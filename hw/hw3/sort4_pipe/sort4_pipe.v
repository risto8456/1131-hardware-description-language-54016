==> flow/design.v <==
module sort2(A, B, minAB, maxAB);
	input [7:0] A, B;
	output [7:0] minAB, maxAB;
	wire s;
	assign #2 s = (A<B) ? 1 : 0;
	assign #2 minAB = (s == 1) ? A : B;
	assign #2 maxAB = (s == 1) ? B : A;
endmodule
module register_8bit(
    input clk,          
    input rst,          
    input [7:0] D,      
    output reg [7:0] Q  
);
always @(posedge clk or posedge rst) begin
    if (rst) begin
        Q <= 8'b0;  
    end else begin
        Q <= D;  
    end
end
endmodule
module sort4_pipe(
    input clk, 
    input rst,
    input [7:0] x0, x1, x2, x3,
    output [7:0] y0, y1, y2, y3
);
    wire [7:0] mn0, mn1, mx0, mx1, mid0, mid1;
    wire [7:0] x0_r, x1_r, x2_r, x3_r, 
				mn0_r, mn1_r, mx0_r, mx1_r, 
				mid0_r, mid1_r, y0_t, y3_t,
				y0_r, y1_r, y2_r, y3_r;
    sort2 inst0(x0_r, x1_r, mn0, mx0);
    sort2 inst1(x2_r, x3_r, mn1, mx1);
    sort2 inst2(mn0_r, mn1_r, y0_t, mid0);
    sort2 inst3(mx0_r, mx1_r, mid1, y3_t);
    sort2 inst4(mid0_r, mid1_r, y1_r, y2_r);
    register_8bit reg_s0(.clk(clk), .rst(rst), .D(x0), .Q(x0_r));
    register_8bit reg_s1(.clk(clk), .rst(rst), .D(x1), .Q(x1_r));
    register_8bit reg_s2(.clk(clk), .rst(rst), .D(x2), .Q(x2_r));
    register_8bit reg_s3(.clk(clk), .rst(rst), .D(x3), .Q(x3_r));
    register_8bit reg_mn0(.clk(clk), .rst(rst), .D(mn0), .Q(mn0_r));
    register_8bit reg_mn1(.clk(clk), .rst(rst), .D(mn1), .Q(mn1_r));
    register_8bit reg_mx0(.clk(clk), .rst(rst), .D(mx0), .Q(mx0_r));
    register_8bit reg_mx1(.clk(clk), .rst(rst), .D(mx1), .Q(mx1_r));
    register_8bit reg_mid0(.clk(clk), .rst(rst), .D(mid0), .Q(mid0_r));
    register_8bit reg_mid1(.clk(clk), .rst(rst), .D(mid1), .Q(mid1_r));
    register_8bit reg_tmp0(.clk(clk), .rst(rst), .D(y0_t), .Q(y0_r));
    register_8bit reg_tmp1(.clk(clk), .rst(rst), .D(y3_t), .Q(y3_r));
    register_8bit reg_y0(.clk(clk), .rst(rst), .D(y0_r), .Q(y0));
    register_8bit reg_y1(.clk(clk), .rst(rst), .D(y1_r), .Q(y1));
    register_8bit reg_y2(.clk(clk), .rst(rst), .D(y2_r), .Q(y2));
    register_8bit reg_y3(.clk(clk), .rst(rst), .D(y3_r), .Q(y3));
endmodule
Tool chain data of sort4_pipe --
The steps from the RTL of sort4_pipe to its reports follow in flow order. Lines are those of the file above, counted from 1. Operators carry their Yosys type and port widths (W data, S select, Z words). Cell names lack the library's common part. Not given: -
Design: top sort4_pipe, clock input clk, cell library sky130hd, timing corner tt_025C_1v80

Word-level counts --
Yosys after proc, flatten, opt, wreduce and memory -nomap, before mapping. Enables and synchronous resets that opt folds into registers are not counted as muxes. Memory bits, and registers merged into a memory's read port (data or address), are not among the register bits. Print and check cells are not counted. Equal cells are merged and count once.
Storage and ports: register bits 128, bits in latches 0, RAM bits 0, memory bits (read-only) 0, clocked read ports x word width 0, memories 0, output and inout bits 32, cells after elaboration 36
Operators by class: add/subtract/negate cells 0, $mul 0, div/mod/pow operators 0, magnitude comparators 5, equal/unequal tests 0, shift operators 0, muxes and demuxes 15, bitwise logic cells 0, reduce/logical cells 0
Operators by type and width (number):
- $mux W8 | 10
- $lt A8 B8 Y1 | 5
- $mux W1 | 5

Longest topological paths --
Depth = most cells in a row (Yosys ltp): at word level without a register or memory, in the mapped netlist without a sequential cell, where the memories' decode and read muxes count.
Depth: depth after elaboration 3, ABC_AREA 0, mapped depth 7, depth with buffers taken out 6

Mapped cells and area --
Source: synth_stat.txt of the flow (Yosys; design flattened, memories mapped). It holds for the ABC_AREA given above (unset counts as 0); a run with the other value may have another netlist. Totals and module areas in this step are rounded.
Mapped netlist: standard cells after synthesis 334, mapped area 5334 um^2, area of sequential cells 3203 um^2, flip-flop cells 128, buffer cells 5
Cells by type:
- dfrtp_1 | number 128, total area 3.2E+03 um^2
- mux2_4 | number 50, total area 750.72 um^2
- ha_1 | number 35, total area 437.92 um^2
- mux2_2 | number 30, total area 337.824 um^2
- inv_1 | number 41, total area 153.898 um^2
- a211oi_4 | number 5, total area 100.096 um^2
- buf_12 | number 5, total area 100.096 um^2
- a2111o_1 | number 5, total area 56.304 um^2
- o21ai_0 | number 10, total area 50.048 um^2
- a211oi_1 | number 5, total area 37.536 um^2
- nand2b_1 | number 5, total area 31.28 um^2
- nand4_1 | number 5, total area 31.28 um^2
- a21oi_1 | number 5, total area 25.024 um^2
- nor2_1 | number 5, total area 18.768 um^2
The figures by module come from a second, unflattened synthesis with its own total; it is not the netlist above.
Unflattened totals: cells (unflattened synthesis) 349, area total of the unflattened synthesis 5390 um^2
Each row is one instance without its submodules.
Modules:
- register_8bit | instances 16, cells 9, area 203.9 um^2, seq. area 200.2 um^2
- sort2 | instances 5, cells 41, area 425.4 um^2, seq. area 0.0 um^2
- sort4_pipe | instances 1, cells 0, area 0.0 um^2, seq. area 0.0 um^2

Worst setup path after synthesis --
Source: OpenSTA report_checks on the synthesized netlist (no wires, ideal clock, input and output delay 20% of the period each), path of least setup slack; recovery checks are left aside. Register names are those of the netlist, which keeps one name where synthesis merged equal registers.
Timing post-synthesis: path type register -> register, from register reg_mid1.Q[1], to register reg_y1.Q[4], period 4.82 ns, library setup time 0.125 ns, data arrival time 1.916 ns, required time 4.695 ns, setup slack 2.779 ns, delay of the path 2.041 ns, driving pins on the path 7, buffers on the path 1, synthesis period reached 2.041 ns
"delay of the path" is the arrival time less input delay plus setup time. "driving pins on the path": output pins that drive a net of the path, with the launching flip-flop's if there is one; two outputs of one cell count as two. "synthesis period reached" is the clock period less the worst setup slack; recovery checks do not enter. This is arithmetic on one report: input and output delays are still those of the set period (20% each). The rows between start and end are the longest chain of elaborated cells between them; the timing report does not say that the signal goes this way. Where chains are equally long, one stands for them. A line is the first line of the expression or statement that the cell stems from. Yosys adds cells for indexed reads and writes and turns some case tables into memories.
On the way, post-synthesis: cells stage by stage dfrtp_1 -> inv_1 -> ha_1 -> a2111o_1 -> a211oi_4 -> buf_12 -> mux2_4, cells in the longest elaborated chain 3
Ends and longest elaborated chain, post-synthesis:
- start, declared | RTL line 13 | output reg [7:0] Q
- start, assigned | RTL line 17 | Q <= 8'b0;
- start, assigned | RTL line 19 | Q <= D;
- $lt A8 B8 Y1 | RTL line 5 | assign #2 s = (A<B) ? 1 : 0;
- $mux W1 | RTL line 5
- $mux W8 | RTL line 6 | assign #2 minAB = (s == 1) ? A : B;
- end, assigned | RTL line 17
- end, assigned | RTL line 19
- end, declared | RTL line 13

Timing after layout --
Path of least setup slack in the final report of entry A (OpenROAD, finished layout, wires in). Where an end is a register, its clock arrival counts in the times.
Timing after layout: path type register -> register, from register reg_mid1.Q[1], to register reg_y2.Q[4], period 1.88 ns, library setup time 0.11 ns, data arrival time 2.34 ns, required time 2.17 ns, setup slack -0.17 ns, driving pins on the path 7, buffers on the path 1
The rows between start and end are the longest chain of elaborated cells between them; the timing report does not say that the signal goes this way. Where chains are equally long, one stands for them.
On the way, after layout: cells stage by stage dfrtp_1 -> inv_1 -> ha_1 -> a2111o_1 -> a211oi_4 -> buf_12 -> mux2_4, cells in the longest elaborated chain 3
Ends and longest elaborated chain, after layout:
- start, declared | RTL line 13 | output reg [7:0] Q
- start, assigned | RTL line 17 | Q <= 8'b0;
- start, assigned | RTL line 19 | Q <= D;
- $lt A8 B8 Y1 | RTL line 5 | assign #2 s = (A<B) ? 1 : 0;
- $mux W1 | RTL line 5
- $mux W8 | RTL line 7 | assign #2 maxAB = (s == 1) ? B : A;
- end, assigned | RTL line 17
- end, assigned | RTL line 19
- end, declared | RTL line 13

FLOW RESULTS
============

Top module sort4_pipe; platform sky130hd; tools Yosys and OpenROAD; 2 stored runs in no particular order. Input and output delays are each 20% of the period that was set; the output load is 0.01 pF.
"clock period achieved" is the run's clock period less its worst setup slack. It is reckoned from that one timing run; input and output delays stay at 20% of the period that was set.
"worst setup path time" means the part of the period allowed to the worst setup path (the constraints hold back 20% at inputs and 20% at outputs) less its slack; where the path has registers, the arrival times of their clocks count too.
Results are given in rounded form.

[entry A] flow files
==> flow/run.sh <==
#!/bin/bash
# the make line also repeats the synthesis and layout settings of config.mk as NAME=value (left out here)
make -C /OpenROAD-flow-scripts/flow DESIGN_CONFIG=/design/flow/config.mk WORK_HOME=/design/flow/orfs CLKGATE_MAP_FILE= finish
==> flow/config.mk <==
export PLATFORM = sky130hd
export DESIGN_NAME = sort4_pipe
export DESIGN_NICKNAME = sort4_pipe
export VERILOG_FILES = /design/flow/design.v
export SDC_FILE = /design/flow/constraint.sdc
export NUM_CORES = 4
export LEC_CHECK = 0
export CAP_MARGIN = 20
export CORE_MARGIN = 2
export CORE_UTILIZATION = 40
export SLEW_MARGIN = 20
==> flow/constraint.sdc <==
create_clock -name core_clock -period 1.88 [get_ports {clk}]
set_input_delay 0.3760 -clock core_clock [delete_from_list [all_inputs] [get_ports {clk}]]
set_output_delay 0.3760 -clock core_clock [all_outputs]
set_load 0.01 [all_outputs]

[entry A] result: synthesized cell area 5334 um^2; worst hold slack 0.345 ns; die size 14270 um^2; clock period achieved 2.049 ns; worst setup path time 2.05 ns; type of the worst setup path register -> register; utilization after layout 56.1%; sum of negative setup slack -8.385 ns; setup slack of the critical path -0.169 ns

[entry B] flow files
==> flow/run.sh <==
#!/bin/bash
# the make line also repeats the synthesis and layout settings of config.mk as NAME=value (left out here)
make -C /OpenROAD-flow-scripts/flow DESIGN_CONFIG=/design/flow/config.mk WORK_HOME=/design/flow/orfs CLKGATE_MAP_FILE= finish
==> flow/config.mk <==
export PLATFORM = sky130hd
export DESIGN_NAME = sort4_pipe
export DESIGN_NICKNAME = sort4_pipe
export VERILOG_FILES = /design/flow/design.v
export SDC_FILE = /design/flow/constraint.sdc
export NUM_CORES = 4
export LEC_CHECK = 0
export CAP_MARGIN = 20
export CELL_PAD_IN_SITES_GLOBAL_PLACEMENT = 1
export CORE_ASPECT_RATIO = 1.49
export CORE_MARGIN = 3
export CORE_UTILIZATION = 46
export CTS_CLUSTER_SIZE = 24
export MIN_ROUTING_LAYER = met1
export PLACE_DENSITY_LB_ADDON = 0.2
export SLEW_MARGIN = 20
export TNS_END_PERCENT = 5
==> flow/constraint.sdc <==
create_clock -name core_clock -period 1.74 [get_ports {clk}]
set_input_delay 0.3480 -clock core_clock [delete_from_list [all_inputs] [get_ports {clk}]]
set_output_delay 0.3480 -clock core_clock [all_outputs]
set_load 0.01 [all_outputs]

[entry B] result: synthesized cell area 5334 um^2; worst hold slack 0.343 ns; die size 12950 um^2; clock period achieved 2.047 ns; worst setup path time 2.05 ns; type of the worst setup path register -> register; utilization after layout 66.7%; sum of negative setup slack -18.33 ns; setup slack of the critical path -0.307 ns
